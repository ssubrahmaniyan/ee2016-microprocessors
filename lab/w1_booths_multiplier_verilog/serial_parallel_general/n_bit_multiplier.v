==> flow/design.v <==
module mult_4x4 #(
    parameter WIDTH = 4   
)(
    input reset,
    input clk,
    input [WIDTH - 1:0] A,
    input [WIDTH - 1:0] B,
    output reg [2*WIDTH - 1:0] O,  
    output Finish,
    output reg [2*WIDTH - 1:0] count
);
    localparam NUM_STATES = 2 * WIDTH + 1;  
    reg [8:0] State;  
    reg [2*WIDTH:0] ACC;  
    initial begin
        count = 0;
    end
    assign Finish = (State == 0) ? 1 : 0;
    always @(posedge clk) begin
        count <= count + 1;
        if (reset) begin
            count <= 0;
            State <= 0;
            ACC <= 0;
            O <= 0;
        end else if (State == 0) begin
            ACC[2*WIDTH:WIDTH] <= 0;  
            ACC[WIDTH - 1:0] <= A;  
            State <= 1;
        end else if (State == NUM_STATES) begin
            O = ACC[2*WIDTH - 1:0];  
            State <= 0;
	end else if (State % 2 == 1) begin
            if (ACC[0] == 1'b1) begin  
                ACC[2*WIDTH:WIDTH] <= {1'b0, ACC[2*WIDTH - 1:WIDTH]} + B;
                State <= State + 1;
            end else begin
                ACC <= {1'b0, ACC[2*WIDTH:1]};  
                State <= State + 2;
            end
	end else if(State % 2 == 0) begin
            ACC <= {1'b0, ACC[2*WIDTH:1]};  
            State <= State + 1;
        end
    end
endmodule
### Reports on mult_4x4

The steps from the RTL of mult_4x4 to its reports follow in flow order.
Line numbers count from 1 in the design file above.
Cell names lack the library's common part.
Not given: -

| design | value |
|---|---|
| design top | mult_4x4 |
| clock port | clk |
| library | sky130hd |
| library corner | tt_025C_1v80 |

### Elaborated design

Yosys after proc, flatten, opt, wreduce and memory -nomap, before mapping. Memory bits, and registers merged into a memory's read port (data or address), are not among the register bits. Print and check cells are not counted. Equal cells are merged and count once.

| cells by class | value |
|---|---|
| reduce/logical cells | 11 |
| bitwise logic cells | 2 |
| add/subtract/negate cells | 4 |
| muxes and demuxes | 14 |
| equality and inequality tests | 3 |

Operator list:

| operator | count |
|---|---|
| 32-bit logical NOT | 1 |
| 9-bit two-way mux | 3 |
| 4-bit two-way mux | 5 |
| 5-bit two-way mux | 3 |
| 9-bit by 1-bit adder with 9-bit output (second input constant) | 1 |
| 9-bit by 2-bit adder with 9-bit output (second input constant) | 1 |
| 9-bit by 4-bit == test with 1-bit output (second input constant) | 1 |
| 9-bit logical NOT | 1 |
| 8-bit by 1-bit adder with 8-bit output (second input constant) | 1 |
| 2-bit AND reduction | 3 |
| 4-bit by 4-bit adder with 5-bit output | 1 |
| 4-bit nonzero test | 1 |
| 3-bit != test (second input constant) | 1 |
| 3-bit AND reduction | 1 |
| 3-bit nonzero test | 1 |
| 3-bit OR reduction | 1 |
| 1-bit two-way mux | 3 |
| 1-bit NOT | 2 |
| 2-bit != test (second input constant) | 1 |
| 2-bit nonzero test | 1 |
| 2-bit OR reduction | 1 |

| storage and ports | value |
|---|---|
| register bits | 34 |

### Longest topological paths

Depth = most cells in a row (Yosys ltp): at word level without a register or memory, in the mapped netlist without a sequential cell, where the memories' decode and read muxes count.

| logic depth | value |
|---|---|
| word-level depth | 5 |
| ABC_AREA | 0 |
| gate-level depth with buffers | 7 |
| mapped depth without buffers | 7 |

### Synthesis result

The flow's flattened synthesis, as Yosys stat reports it; memories are mapped. The netlist is that of the ABC_AREA named above (0 if unset); the other value can give another one.

| synthesis totals | value |
|---|---|
| synthesis area | 0.0016416 mm² |
| flip-flop cells | 34 |
| cell count | 188 |

Cell types:

| type | count |
|---|---|
| dfxtp_1 | 34 |
| ha_1 | 10 |
| a21oi_1 | 19 |
| nand2_1 | 23 |
| nor2_1 | 19 |
| xor2_1 | 6 |
| inv_1 | 11 |
| a211oi_1 | 5 |
| nand3_1 | 7 |
| xnor2_1 | 4 |
| o221a_1 | 3 |
| nor2b_1 | 5 |
| clkbuf_1 | 6 |
| nor4_4 | 1 |
| fa_1 | 1 |
| mux2i_1 | 2 |
| or3_1 | 3 |
| and4_1 | 2 |

Not listed: further types 18, cells in them 27.

### Worst setup path after synthesis

OpenSTA on the mapped netlist: ideal clock, no wires. The path of least setup slack (recovery checks aside). Input and output delay are each 20% of the period. Register names are those of the netlist, which keeps one name where synthesis merged equal registers.

| timing after synthesis | value |
|---|---|
| kind | register to output |
| from | register State[6] |
| to | output port Finish |
| buffers on the path | 0 |
| period | 2.58 ns |
| external output delay | 0.516 ns |
| setup slack | 0.735 ns |
| path delay | 1.329 ns |
| driving pins on the path | 3 |
| data arrival time | 1.329 ns |
| synthesis period reached | 1.845 ns |

"path delay" is the arrival time less input delay plus setup time.
A path that ends at an output port has no setup time.
"driving pins on the path" counts driving pins, that of a launching flip-flop among them; a cell with two outputs on the path counts twice.
"synthesis period reached" = period - worst setup slack (recovery checks aside). The figure is calculated, with input and output delays left at 20% of the set period.
Between the ends stands the longest chain of elaborated cells between them, by number of cells; it is not shown to be the way that was timed. Of several equally long chains one is given.
Each line given opens the expression or statement behind the cell; cells for indexed reads and writes are added by Yosys, which also makes memories of some case tables.
At most two assigning lines are given for a register; there are more.

| on the way, after synthesis | value |
|---|---|
| cells stage by stage | dfxtp_1 or4_4 nor4_2 |
| length of the longest elaborated chain | 2 |
| elaborated cells between the ends (all ways) | 2 |
| those cells by class | mux: 1; reduce/logical: 1 |

RTL lines, path after synthesis:

| item | line | text |
|---|---|---|
| start, declared | 13 | `reg [8:0] State;` |
| start, assigned | 36 | `State <= State + 1;` |
| start, assigned | 39 | `State <= State + 2;` |
| 9-bit logical NOT | 18 | `assign Finish = (State == 0) ? 1 : 0;` |
| 1-bit two-way mux | 18 |  |
| end, declared | 9 | `output Finish,` |

### Worst path after layout

Path of least setup slack in the final report of record 2 (OpenROAD, finished layout, wires in). Where an end is a register, its clock arrival counts in the times.

| timing post-layout | value |
|---|---|
| kind | register to output |
| from | register State[7] |
| to | output port Finish |
| data arrival time | 1.48 ns |
| external output delay | 0.32 ns |
| buffers on the path | 1 |
| period | 1.6 ns |
| driving pins on the path | 4 |
| setup slack | -0.20 ns |

Between the ends stands the longest chain of elaborated cells between them, by number of cells; it is not shown to be the way that was timed. Of several equally long chains one is given.
At most two assigning lines are given for a register; there are more.

| on the way, post-layout | value |
|---|---|
| cells stage by stage | dfxtp_1 or4_4 nor4_4 buf_2 |
| length of the longest elaborated chain | 2 |
| elaborated cells between the ends (all ways) | 2 |
| those cells by class | mux: 1; reduce/logical: 1 |

RTL lines, path post-layout:

| item | line | text |
|---|---|---|
| start, declared | 13 | `reg [8:0] State;` |
| start, assigned | 36 | `State <= State + 1;` |
| start, assigned | 39 | `State <= State + 2;` |
| 9-bit logical NOT | 18 | `assign Finish = (State == 0) ? 1 : 0;` |
| 1-bit two-way mux | 18 |  |
| end, declared | 9 | `output Finish,` |

Measured results for mult_4x4: 2 stored runs of the Yosys and OpenROAD flow on sky130hd. The settings differ; the order carries no meaning. The constraints put input and output delay at 20% of the set period each and load the outputs with 0.01 pF.
"reached clock period": clock period set for the run, less the worst setup slack. It is reckoned from that one timing run; input and output delays stay at 20% of the period that was set.
By "allowed time less slack (worst setup path)" is meant the share of the clock period that the worst setup path is allowed (20% is reserved at inputs, 20% at outputs), minus its slack. Clock arrival times at its registers enter into it.
"total power after layout": no workload was simulated; the value follows from the tool's default switching activity.

#### Record 1

| setting | value |
|---|---|
| period_ns | `2.77` |
| CORE_UTILIZATION | `58` |
| SETUP_SLACK_MARGIN | `0.79` |
| CORE_ASPECT_RATIO | `0.6` |
| CELL_PAD_IN_SITES_DETAIL_PLACEMENT | `2` |
| TNS_END_PERCENT | `20` |
| GPL_ROUTABILITY_DRIVEN | `1` |
| SLEW_MARGIN | `30` |
| CAP_MARGIN | `20` |
| CORE_MARGIN | `2` |

Stopped before the end: placement reported DPL-0033.

#### Record 2

| setting | value |
|---|---|
| period_ns | `1.6` |
| CAP_MARGIN | `20` |
| CORE_MARGIN | `2` |
| CORE_UTILIZATION | `40` |
| SLEW_MARGIN | `20` |

| result | value |
|---|---|
| total negative slack | -1.393 ns |
| allowed time less slack (worst setup path) | 1.48 ns |
| worst setup path type | register to output |
| full die area | 0.0046322 mm² |
| total power after layout | 2169 µW |
| reached clock period | 1.804 ns |
| area of the synthesized netlist | 0.0016416 mm² |
| worst-case hold slack | 0.453 ns |
| standard-cell area after layout | 0.0023798 mm² |
| utilization in the final report | 0.599 |
| setup slack of the critical path | -0.204 ns |
